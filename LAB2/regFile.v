==> flow/design.v <==
module regArray #(parameter regNumnber=8 ,regBits =16 )(read_enable,write_enable,read_addr,write_addr,read_data,write_data,clk,rst);
input clk;
input rst;
input read_enable;
input write_enable;
input [$clog2(regNumnber)-1:0] read_addr;
input [$clog2(regNumnber)-1:0] write_addr;
input [regBits-1:0] write_data;
output [regBits-1:0] read_data;
reg[regBits-1:0] read_data;
reg [regBits-1:0] MyData [0:regNumnber-1];
integer i;
always@(posedge clk)
begin
if(read_enable)
 read_data= MyData[read_addr];
end
always@(negedge clk or posedge rst)
begin
if(rst)
 begin
  for(i=0 ; i<regNumnber ; i=i+1)
   MyData[i]=0;
 end
else if(write_enable)
 begin
 MyData[write_addr]=write_data;
 end
end
endmodule
-- Tool chain data of regArray
Tool output for the design above, in the order of the flow.
Lines are those of the file above, counted from 1.
Library cell names are shortened.
The mark - stands for no value.
- top module: regArray
- clock: clk
- standard-cell library: sky130hd
- corner: tt_025C_1v80

-- After elaboration
Counts by Yosys on the flattened word-level netlist (proc, flatten, opt, wreduce). Print and check cells are left out. Cells with the same type and inputs are merged into one.
- noted bits in registers: 144
- input bits: 26
- noted output and inout port bits: 16
- noted cells after elaboration: 58
- eq/ne operators at 14
- mux-type cells: 9
- noted bitwise operators: 8
- reductions and logical operators at 18
- operators with widths (cell ; number):
    case mux 16 bit (select 8 bit) ; 1
    two-way mux 16 bit ; 8
    OR reduction 7 bit ; 8
    == test 3 bit (second input constant) ; 8
    AND reduction 2 bit ; 8
    == test 3 x 2 -> 1 bit (second input constant) ; 4
    inverter 1 bit ; 8
    == test 3 x 1 -> 1 bit (second input constant) ; 2
    zero test 3 bit ; 2

-- Longest topological paths
Depth = most cells in a row (Yosys ltp): at word level without a register or memory, in the mapped netlist without a sequential cell, where the memories' decode and read muxes count.
- depth in word-level cells at 4
- ABC_AREA: 0
- gate-level depth with buffers: 7
- noted gate-level depth less buffers: 4

-- Mapped cells and area
Source: synth_stat.txt of the flow (Yosys; design flattened, memories mapped). It holds for the ABC_AREA given above (unset counts as 0); a run with the other value may have another netlist.
Totals and module areas in this step are rounded.
- cells by type (cell type ; number ; area in all (µm²)):
    dfrtn_1 ; 128 ; 3.2E+03
    mux2_2 ; 130 ; 1.46E+03
    edfxtp_1 ; 16 ; 480.461
    a21oi_1 ; 27 ; 135.13
    mux2_4 ; 8 ; 120.115
    a221oi_1 ; 11 ; 96.342
    o22a_1 ; 11 ; 96.342
    o21bai_1 ; 11 ; 82.579
    buf_2 ; 16 ; 80.077
    nand2_1 ; 20 ; 75.072
    nor2b_1 ; 11 ; 68.816
    a31oi_1 ; 9 ; 56.304
    buf_4 ; 6 ; 45.043
    mux4_2 ; 2 ; 45.043
    nand4b_2 ; 3 ; 45.043
    mux2i_1 ; 4 ; 40.038
    a22oi_1 ; 5 ; 37.536
    buf_6 ; 3 ; 33.782
Other cell types: 15; their cells: 48.
- cells in the netlist at 469
- cell area after synthesis: 6500 µm²
- sequential area: 3700 µm²
- noted mapped flip-flops: 144
- buffer cells at 34

FLOW RESULTS
============

regArray through Yosys and OpenROAD on sky130hd: 2 stored runs, unordered, with their settings and measured results. The constraints put input and output delay at 20% of the set period each and load the outputs with 0.01 pF.
"total power after layout": no workload was simulated; the value follows from the tool's default switching activity.
The measured numbers are rounded.

Flow run 1

==> flow/run.sh <==
#!/bin/bash
# the make line also repeats the synthesis and layout settings of config.mk as NAME=value (left out here)
make -C /OpenROAD-flow-scripts/flow DESIGN_CONFIG=/design/flow/config.mk WORK_HOME=/design/flow/orfs CLKGATE_MAP_FILE= finish
==> flow/config.mk <==
export PLATFORM = sky130hd
export DESIGN_NAME = regArray
export DESIGN_NICKNAME = regArray
export VERILOG_FILES = /design/flow/design.v
export SDC_FILE = /design/flow/constraint.sdc
export NUM_CORES = 4
export LEC_CHECK = 0
export CAP_MARGIN = 0
export CELL_PAD_IN_SITES_DETAIL_PLACEMENT = 0
export CORE_ASPECT_RATIO = 1.08
export CORE_MARGIN = 2
export CORE_UTILIZATION = 19
export MAX_ROUTING_LAYER = met4
export MIN_ROUTING_LAYER = met2
export PLACE_DENSITY_LB_ADDON = 0.22
export SETUP_SLACK_MARGIN = 0.12
export SLEW_MARGIN = 20
==> flow/constraint.sdc <==
create_clock -name core_clock -period 8.28 [get_ports {clk}]
set_input_delay 1.6560 -clock core_clock [delete_from_list [all_inputs] [get_ports {clk}]]
set_output_delay 1.6560 -clock core_clock [all_outputs]
set_load 0.01 [all_outputs]

Measured in flow run 1:
- noted the cell area after synthesis: 6500 µm²
- die area at 36000 µm²
- utilization in the final report at 24 %
- worst setup slack after layout: 900 ps
- noted the total power after layout: 2.0 mW

Flow run 2

==> flow/run.sh <==
#!/bin/bash
# the make line also repeats the synthesis and layout settings of config.mk as NAME=value (left out here)
make -C /OpenROAD-flow-scripts/flow DESIGN_CONFIG=/design/flow/config.mk WORK_HOME=/design/flow/orfs CLKGATE_MAP_FILE= finish
==> flow/config.mk <==
export PLATFORM = sky130hd
export DESIGN_NAME = regArray
export DESIGN_NICKNAME = regArray
export VERILOG_FILES = /design/flow/design.v
export SDC_FILE = /design/flow/constraint.sdc
export NUM_CORES = 4
export LEC_CHECK = 0
export CAP_MARGIN = 20
export CELL_PAD_IN_SITES_GLOBAL_PLACEMENT = 0
export CORE_MARGIN = 2
export CORE_UTILIZATION = 19
export CTS_CLUSTER_DIAMETER = 217
export CTS_CLUSTER_SIZE = 63
export GPL_TIMING_DRIVEN = 1
export SETUP_SLACK_MARGIN = -0.16
export SLEW_MARGIN = 20
==> flow/constraint.sdc <==
create_clock -name core_clock -period 2.89 [get_ports {clk}]
set_input_delay 0.5780 -clock core_clock [delete_from_list [all_inputs] [get_ports {clk}]]
set_output_delay 0.5780 -clock core_clock [all_outputs]
set_load 0.01 [all_outputs]

Measured in flow run 2:
- noted the cell area after synthesis: 6500 µm²
- die area at 36000 µm²
- utilization in the final report at 26 %
- worst setup slack after layout: -100 ps
- noted the total power after layout: 5.9 mW
