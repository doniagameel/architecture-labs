==> flow/design.v <==
module mux_4bits #(parameter regNumnber=8 ,regBits =16 )(out,in0,in1,in2,in3,in4,in5,in6,in7, sel);
  input [regBits-1:0] in0 ;
  input [regBits-1:0] in1 ;
  input [regBits-1:0] in2 ;
  input [regBits-1:0] in3 ;
  input [regBits-1:0] in4 ;
  input [regBits-1:0] in5 ;
  input [regBits-1:0] in6 ;
  input [regBits-1:0] in7 ;
  input [$clog2(regNumnber)-1:0] sel;
  output [regBits-1:0] out;
  assign out =
    (sel == 0) ? in0 :
    (sel == 1) ? in1 :
    (sel == 2) ? in2 :
    (sel == 3) ? in3 :
    (sel == 4) ? in4 :
    (sel == 5) ? in5 :
    (sel == 6) ? in6 :
    (sel == 7) ? in7 : 4'bx;
endmodule
module regLoop #(parameter regNumnber=8 ,regBits =16 )(read_enable,write_enable,read_addr,write_addr,read_data,write_data,clk,rst);
input clk;
input rst;
input read_enable;
input write_enable;
input [$clog2(regNumnber)-1:0] read_addr;
input [$clog2(regNumnber)-1:0] write_addr;
input [regBits-1:0] write_data;
output [regBits-1:0] read_data;
reg [regBits-1:0] read_data;
wire [regBits-1:0] Muxin[0:7];
wire [regBits-1:0] Muxout;
wire [regBits-1:0] RegOut[0:7];
genvar i;
generate
for(i=0;i<regNumnber;i=i+1)
begin
wire IsMe ;
assign IsMe= (write_addr==i)?1:0;
register#(regBits)regg(write_enable&&IsMe,Muxin[i],write_data,rst,clk,RegOut[i]);
end
endgenerate
mux_4bits #(regNumnber,regBits)muxx(Muxout,Muxin[0],Muxin[1],Muxin[2],Muxin[3],Muxin[4],Muxin[5],Muxin[6],Muxin[7], read_addr);
always @(posedge clk)
begin
if(read_enable)
read_data=Muxout;
end
endmodule
module register#(parameter regBits =16 )(write_enable,read_data,write_data,rst,clk,MyData);
input clk;
input rst;
input write_enable;
input [regBits-1:0] write_data;
output [regBits-1:0] read_data;
reg[regBits-1:0] read_data;
output[regBits-1:0] MyData;
reg[regBits-1:0] MyData;
always @*
begin
read_data= MyData;
end
always@(negedge clk or posedge rst)
begin
if(rst)
   MyData=0;
else if(write_enable)
 begin
 MyData=write_data;
 end
end
endmodule
# Tool chain data of regLoop
# What the tools print for regLoop, step after step.
# Lines are those of the file above, counted from 1.
# Operators carry their Yosys type and port widths (W data, S select, Z words).
# Library cell names are shortened.
# Not given: -
# design
design	regLoop
clock_port	clk
library	sky130hd
lib_corner	tt_025C_1v80

# Word level
# Counts by Yosys on the flattened word-level netlist (proc, flatten, opt, wreduce). Print and check cells are left out. Cells with the same type and inputs are merged into one.
# word_totals
reg_bits	144
input_bits	26
out_inout_bits	16
# classes
equal	14
muxes	16
reduce_logical	10
# ops
op	n
$mux W16	8
$eq A3 B3 Y1 const B	8
$eq A3 B2 Y1 const B	4
$logic_and A1 B1 Y1	8
$mux W1	8
$eq A3 B1 Y1 const B	2
$logic_not A3 Y1	2

# Depth
# Longest topological path by Yosys (ltp), each cell counted once; first at word level (registers and memories cut), then after technology mapping (sequential cells cut; the memories' decode and read muxes count).
# logic_depth
ltp_word	9
abc_area	1
ltp_mapped	8
depth_no_buf	7

# Synthesis result
# Yosys stat after the flow's synthesis: flattened, memories mapped to cells. It holds for the ABC_AREA given above (unset counts as 0); a run with the other value may have another netlist.
# synth_totals
mapped_cells	690
area_um2	6309.8
sequential_area_um2	3683.5
ffs	144
buffers	45
# by_type
cell	n	type_area_um2
dfrtn_1	128	3.2E+03
nand2_1	200	750.72
o21ai_0	112	560.538
edfxtp_1	16	480.461
nand4_1	47	294.032
nand3_1	34	170.163
nor2_1	32	120.115
o21bai_1	14	105.101
inv_1	25	93.84
a21oi_1	18	90.086
buf_6	7	78.826
buf_2	14	70.067
nor3_4	4	65.062
clkbuf_1	17	63.811
buf_4	7	52.55
nor2_2	7	43.792
nor2_8	1	20.019
inv_4	2	12.512
# Other cell types: 4; their cells: 5.

==> results <==
2 stored runs of regLoop in the flow (synthesis by Yosys, layout by OpenROAD, sky130hd cells), in arbitrary order. Constraints: input delay and output delay 20% of the set period each, output load 0.01 pF.
"fin_power_mw": no workload was simulated; the value follows from the tool's default switching activity.

Record 1, flow files:
==> flow/run.sh <==
#!/bin/bash
# the make line also repeats the synthesis and layout settings of config.mk as NAME=value (left out here)
make -C /OpenROAD-flow-scripts/flow DESIGN_CONFIG=/design/flow/config.mk WORK_HOME=/design/flow/orfs CLKGATE_MAP_FILE= finish
==> flow/config.mk <==
export PLATFORM = sky130hd
export DESIGN_NAME = regLoop
export DESIGN_NICKNAME = regLoop
export VERILOG_FILES = /design/flow/design.v
export SDC_FILE = /design/flow/constraint.sdc
export NUM_CORES = 4
export LEC_CHECK = 0
export ABC_AREA = 1
export CAP_MARGIN = 20
export CELL_PAD_IN_SITES_DETAIL_PLACEMENT = 0
export CORE_ASPECT_RATIO = 1.97
export CORE_MARGIN = 10
export CORE_UTILIZATION = 55
export CTS_CLUSTER_DIAMETER = 345
export GPL_TIMING_DRIVEN = 0
export MIN_ROUTING_LAYER = met1
export PLACE_DENSITY_LB_ADDON = 0.11
export SETUP_SLACK_MARGIN = -0.23
export SLEW_MARGIN = 10
export TNS_END_PERCENT = 30
==> flow/constraint.sdc <==
create_clock -name core_clock -period 3.82 [get_ports {clk}]
set_input_delay 0.7640 -clock core_clock [delete_from_list [all_inputs] [get_ports {clk}]]
set_output_delay 0.7640 -clock core_clock [all_outputs]
set_load 0.01 [all_outputs]

==> results of record 1, as CSV <==
result,value
fin_power_mw,4.288
setupTns_ns,-6.561
hold_ws_ns,0.429
finalCellArea_um2,7547.2
post_synth_area_um2,6309.8
finish.utilization_pct,67.7
die_area_um2,16405.0
ws_setup_ns,-0.214

Record 2, flow files:
==> flow/run.sh <==
#!/bin/bash
# the make line also repeats the synthesis and layout settings of config.mk as NAME=value (left out here)
make -C /OpenROAD-flow-scripts/flow DESIGN_CONFIG=/design/flow/config.mk WORK_HOME=/design/flow/orfs CLKGATE_MAP_FILE= finish
==> flow/config.mk <==
export PLATFORM = sky130hd
export DESIGN_NAME = regLoop
export DESIGN_NICKNAME = regLoop
export VERILOG_FILES = /design/flow/design.v
export SDC_FILE = /design/flow/constraint.sdc
export NUM_CORES = 4
export LEC_CHECK = 0
export CAP_MARGIN = 25
export CELL_PAD_IN_SITES_GLOBAL_PLACEMENT = 0
export CORE_ASPECT_RATIO = 0.73
export CORE_MARGIN = 5
export CORE_UTILIZATION = 23
export CTS_CLUSTER_SIZE = 15
export GPL_TIMING_DRIVEN = 1
export PLACE_DENSITY_LB_ADDON = 0.11
export SETUP_SLACK_MARGIN = 1.41
export SLEW_MARGIN = 20
==> flow/constraint.sdc <==
create_clock -name core_clock -period 4.84 [get_ports {clk}]
set_input_delay 0.9680 -clock core_clock [delete_from_list [all_inputs] [get_ports {clk}]]
set_output_delay 0.9680 -clock core_clock [all_outputs]
set_load 0.01 [all_outputs]

==> results of record 2, as CSV <==
result,value
fin_power_mw,3.930
setupTns_ns,0.000
hold_ws_ns,0.450
finalCellArea_um2,9799.4
post_synth_area_um2,6581.3
finish.utilization_pct,35.0
die_area_um2,32139.9
ws_setup_ns,0.598
